==> flow/design.v <==
module tmds_encoder #(parameter CHANNEL=0)(
    input pixel_clk, n_rst,
    input active_video, d_0, d_1, video_gb, data_island_gb,     
    input [7:0] data_in,
    output [9:0] data_out
);
reg [3:0] n_1_data_in;
reg [3:0] n_1_q_m;
reg [3:0] n_0_q_m;
reg [8:0] q_m;
reg [9:0] q_out;
reg signed [4:0] cnt;
integer i;
always @(posedge pixel_clk, negedge n_rst)
if (~n_rst) begin
    cnt <= 0;
    q_out <= 10'b0000000000;
end
else if (active_video) begin
    n_1_data_in <= data_in[7] + data_in[6] + data_in[5] + data_in[4] +
                   data_in[3] + data_in[2] + data_in[1] + data_in[0];
    q_m[0] <= data_in[0];
    if (n_1_data_in > 4 || (n_1_data_in == 4 && data_in[0] == 0)) begin
        q_m[8] <= 1'b1;
        for (i = 1; i < 8; i = i + 1)
        q_m[i] <= q_m[i-1] ~^ data_in[i];
    end
    else begin
        q_m[8] <= 1'b0;
        for (i = 1; i < 8; i = i + 1)
        q_m[i] <= q_m[i-1] ^ data_in[i];
    end
    n_1_q_m <= q_m[7] + q_m[6] + q_m[5] + q_m[4] +
               q_m[3] + q_m[2] + q_m[1] + q_m[0];
    n_0_q_m <= 8 - n_1_q_m;
    if (cnt == 0 || n_1_q_m == n_0_q_m) begin
        q_out[9:8] <= {~q_m[8], q_m[8]};
        if (q_m[8]) begin
            q_out[7:0] <= q_m[7:0];
            cnt <= cnt + (n_1_q_m - n_0_q_m);
        end
        else begin
            q_out[7:0] <= ~q_m[7:0];
            cnt <= cnt + (n_0_q_m - n_1_q_m);
        end
    end
    else if ((cnt > 0 && n_1_q_m > n_0_q_m) || (cnt < 0 && n_0_q_m > n_1_q_m)) begin
        q_out <= {1'b1, q_m[8], ~q_m[7:0]};
        cnt <= cnt + 2 * q_m[8] + (n_0_q_m - n_1_q_m);
    end
    else begin
        q_out <= {1'b0, q_m[8], q_m[7:0]};
        cnt <= cnt - 2 * (~q_m[8]) + (n_1_q_m - n_0_q_m);
    end
end
else begin
    if (video_gb) begin
        case (CHANNEL)
        0: q_out <= 10'b1011001100;
        1: q_out <= 10'b0100110011;
        2: q_out <= 10'b1011001100;
        endcase
    end
    else if (data_island_gb) begin
        if (CHANNEL != 0) q_out <= 10'b0100110011;
    end
    else begin
        case ({d_1, d_0})
        2'b00: q_out <= 10'b1101010100;
        2'b01: q_out <= 10'b0010101011;
        2'b10: q_out <= 10'b0101010100;
        2'b11: q_out <= 10'b1010101011;
        endcase
    end
    cnt <= 0;
end
assign data_out = ~q_out;
endmodule
======== Reports on tmds_encoder ========
Tool output for the design above, in the order of the flow.
Lines are those of the file above, counted from 1.
Operators: Yosys type, input widths -> output width; for muxes data width and select width s.
Not given: n/a
set-up
  top ..................................... tmds_encoder
  clock ................................... pixel_clk
  cell library ............................ sky130hd
  timing corner ........................... tt_025C_1v80

======== Word-level counts ========
Source: Yosys, flattened and elaborated, memories not mapped. Widths are those after wreduce. Registers that Yosys merges into a memory's read port (data or address) are not register bits. Print and check cells do not count.
bit counts
  cells after elaboration ................. 105
  flip-flop bits (word level) ............. 36
  output and inout port bits .............. 10
  input port bits ......................... 15
operators by class
  multiplexer cells ....................... 25
  $lt $le $gt $ge ......................... 5
  add/sub/neg operators ................... 25
  equality and inequality tests ........... 6
  bitwise gates (word level) .............. 19
  reductions and logical operators ........ 11
operator list
  kind                 number
  $mux 8               6
  $add 4x1->4          8
  $sub 4x4->5          4
  $add 5x5->5          4
  $mux 5               4
  $pmux 8 s2           1
  $not 10->10          1
  $mux 2               5
  $add 3x1->4          2
  $gt 4x4->1           2
  $not 8->8            1
  $pmux 2 s4           1
  $mux 1               8
  $xnor 1x1->1         7
  $xor 1x1->1          7
  $add 2x1->3          2
  $gt 5x1->1 const B   1
  $lt 5x1->1 const B   1
  $add 5x2->5          1
  $sub 5x5->5          1
  $logic_not 5->1      1
  $add 1x1->2          2
  $not 1->4            1
  $eq 2x2->1 const B   2
  $reduce_or 2->1      2
  $gt 4x3->1 const B   1
  $eq 4x3->1 const B   1
  $sub 4x4->4 const A  1
Other operator kinds: 8; their cells: 13.

======== Logic depth ========
Longest topological path by Yosys (ltp), each cell counted once; first at word level (registers and memories cut), then after technology mapping (sequential cells cut; the memories' decode and read muxes count).
logic depth
  depth after elaboration ................. 7
  ABC_AREA ................................ 0
  mapped depth ............................ 11
  mapped depth without buffers ............ 11

======== After synthesis ========
The flow's flattened synthesis, as Yosys stat reports it; memories are mapped. The netlist is that of the ABC_AREA named above (0 if unset); the other value can give another one.
Totals and module areas in this step are rounded.
cell types
  type                       number  total area (µm²)
  sky130_fd_sc_hd__edfxtp_1  21      630.605
  sky130_fd_sc_hd__ha_1      39      487.968
  sky130_fd_sc_hd__fa_1      24      480.461
  sky130_fd_sc_hd__dfrtp_1   15      375.36
  sky130_fd_sc_hd__inv_1     67      251.491
  sky130_fd_sc_hd__xnor2_1   17      148.893
  sky130_fd_sc_hd__xor2_1    13      113.859
  sky130_fd_sc_hd__a21oi_1   19      95.091
  sky130_fd_sc_hd__a31oi_1   8       50.048
  sky130_fd_sc_hd__nand2_1   13      48.797
  sky130_fd_sc_hd__a21o_1    6       45.043
  sky130_fd_sc_hd__nor3_1    9       45.043
  sky130_fd_sc_hd__nand4_1   6       37.536
  sky130_fd_sc_hd__a31o_1    4       35.034
  sky130_fd_sc_hd__mux2_2    3       33.782
  sky130_fd_sc_hd__and4_1    3       26.275
  sky130_fd_sc_hd__nand3_1   5       25.024
  sky130_fd_sc_hd__nor2_1    6       22.522
Not listed: further types 30, cells in them 53.
synthesis totals
  sequential part of the area ............. 1,010 µm²
  mapped flip-flops ....................... 36
  buffers ................................. 8
  mapped area ............................. 3,330 µm²
  cell count .............................. 331

======== Path before layout ========
OpenSTA on the mapped netlist: ideal clock, no wires. The path of least setup slack (recovery checks aside). Input and output delay are each 20% of the period. Register names are those of the netlist, which keeps one name where synthesis merged equal registers.
timing post-synthesis
  path kind ............................... input-to-reg
  start ................................... in data_in[0]
  end ..................................... reg n_1_data_in[1]
  path delay .............................. 2.437 ns
  buffers on the path ..................... 0
  data required time ...................... 2.810 ns
  arrival ................................. 2.799 ns
  stages on the path ...................... 9
  clock period ............................ 3.06 ns
  launch time at the first pin ............ 0.612 ns
  slack ................................... 0.011 ns
  setup time .............................. 0.250 ns
  input delay ............................. 0.612 ns
  synthesis period reached ................ 3.049 ns
"path delay" = arrival - input delay + setup time.
"stages on the path" counts driving pins, that of a launching flip-flop among them; a cell with two outputs on the path counts twice.
"synthesis period reached" = period - worst setup slack (recovery checks aside). The figure is calculated, with input and output delays left at 20% of the set period.
Between the ends stands the longest chain of elaborated cells between them, by number of cells; it is not shown to be the way that was timed. Of several equally long chains one is given.
Each line given opens the expression or statement behind the cell; cells for indexed reads and writes are added by Yosys, which also makes memories of some case tables.
between the ends, post-synthesis
  path through ............................ sky130_fd_sc_hd__fa_1 -> sky130_fd_sc_hd__inv_1 -> sky130_fd_sc_hd__fa_1 -> sky130_fd_sc_hd__fa_1 -> sky130_fd_sc_hd__inv_1 -> sky130_fd_sc_hd__ha_1 -> sky130_fd_sc_hd__inv_1 -> sky130_fd_sc_hd__fa_1 -> sky130_fd_sc_hd__inv_1
  length of the longest elaborated chain .. 1
  elaborated cells on any way between the ends .. 1
  RTL lines with such cells ............... 1
  classes of those cells .................. add/sub (1)
ends and longest elaborated chain, post-synthesis
  element      RTL line  RTL
  from (decl)  4         input [7:0] data_in,
  $add 4x1->4  20        n_1_data_in <= data_in[7] + data_in[6] + data_in[5] + data_in[4] +
  to (assign)  20
  to (decl)    7         reg [3:0] n_1_data_in;

======== Path in the finished layout ========
From the final timing report of record 1: the path of least setup slack in the routed layout; clock arrival at registers is part of the times.
timing after layout
  path kind ............................... reg-to-reg
  start ................................... reg q_m[0]
  end ..................................... reg n_1_q_m[1]
  buffers on the path ..................... 0
  arrival ................................. 2.96 ns
  stages on the path ...................... 10
  launch time at the first pin ............ 0.28 ns
  data required time ...................... 2.25 ns
  clock period ............................ 2.21 ns
  setup time .............................. 0.23 ns
  slack ................................... -0.71 ns
Between the ends stands the longest chain of elaborated cells between them, by number of cells; it is not shown to be the way that was timed. Of several equally long chains one is given.
between the ends, after layout
  path through ............................ sky130_fd_sc_hd__edfxtp_1 -> sky130_fd_sc_hd__fa_1 -> sky130_fd_sc_hd__inv_1 -> sky130_fd_sc_hd__fa_1 -> sky130_fd_sc_hd__fa_2 -> sky130_fd_sc_hd__inv_2 -> sky130_fd_sc_hd__ha_4 -> sky130_fd_sc_hd__inv_2 -> sky130_fd_sc_hd__fa_1 -> sky130_fd_sc_hd__inv_1
  length of the longest elaborated chain .. 1
  elaborated cells on any way between the ends .. 1
  RTL lines with such cells ............... 1
  classes of those cells .................. add/sub (1)
ends and longest elaborated chain, after layout
  element        RTL line  RTL
  from (decl)    10        reg [8:0] q_m;
  from (assign)  22        q_m[0] <= data_in[0];
  $add 4x1->4    33        n_1_q_m <= q_m[7] + q_m[6] + q_m[5] + q_m[4] +
  to (assign)    33
  to (decl)      8         reg [3:0] n_1_q_m;

## Implementation results

Stored flow runs of tmds_encoder (2 of them; Yosys, OpenROAD, sky130hd). They differ in their settings and are not a sequence. Constraints: input delay and output delay 20% of the set period each, output load 0.01 pF.
By "achieved clock period" is meant the clock period of the run minus its worst setup slack. This is arithmetic on one report: input and output delays are still those of the set period (20% each).
By "allowed time less slack (worst setup path)" is meant the share of the clock period that the worst setup path is allowed (20% is reserved at inputs, 20% at outputs), minus its slack. Clock arrival times at its registers enter into it.
"total power of the final layout" is the tool's figure for a default switching activity; nothing was simulated.
Measured values are rounded.

---- record 1 ----
settings
  period_ns = 2.21
  CORE_UTILIZATION = 27
  SETUP_SLACK_MARGIN = 0.45
  PLACE_DENSITY_LB_ADDON = 0.13
  CELL_PAD_IN_SITES_GLOBAL_PLACEMENT = 1
  GPL_TIMING_DRIVEN = 1
  GPL_ROUTABILITY_DRIVEN = 1
  CTS_CLUSTER_SIZE = 59
  CTS_CLUSTER_DIAMETER = 246
  SLEW_MARGIN = 20
  MIN_ROUTING_LAYER = met1
  CAP_MARGIN = 20
  CORE_MARGIN = 2
results
  die outline area ........................ 13,300 µm²
  standard-cell area of the final layout .. 4,820 µm²
  total power of the final layout ......... 5,870 µW
  allowed time less slack (worst setup path) .. 2.92 ns
  worst setup path kind ................... reg-to-reg
  achieved clock period ................... 2.918 ns
  smallest hold slack ..................... 0.442 ns
  post-synthesis cell area ................ 3,330 µm²
  worst setup slack after layout .......... -0.708 ns

---- record 2 ----
settings
  period_ns = 2.27
  CORE_UTILIZATION = 39
  PLACE_DENSITY_LB_ADDON = 0.24
  CORE_ASPECT_RATIO = 0.84
  CORE_MARGIN = 5
  MAX_ROUTING_LAYER = met5
  CAP_MARGIN = 20
  SLEW_MARGIN = 20
results
  post-synthesis cell area ................ 3,330 µm²
  total power of the final layout ......... 5,390 µW
  die outline area ........................ 10,500 µm²
  standard-cell area of the final layout .. 4,610 µm²
  allowed time less slack (worst setup path) .. 2.98 ns
  worst setup path kind ................... reg-to-reg
  smallest hold slack ..................... 0.439 ns
  worst setup slack after layout .......... -0.709 ns
  achieved clock period ................... 2.979 ns
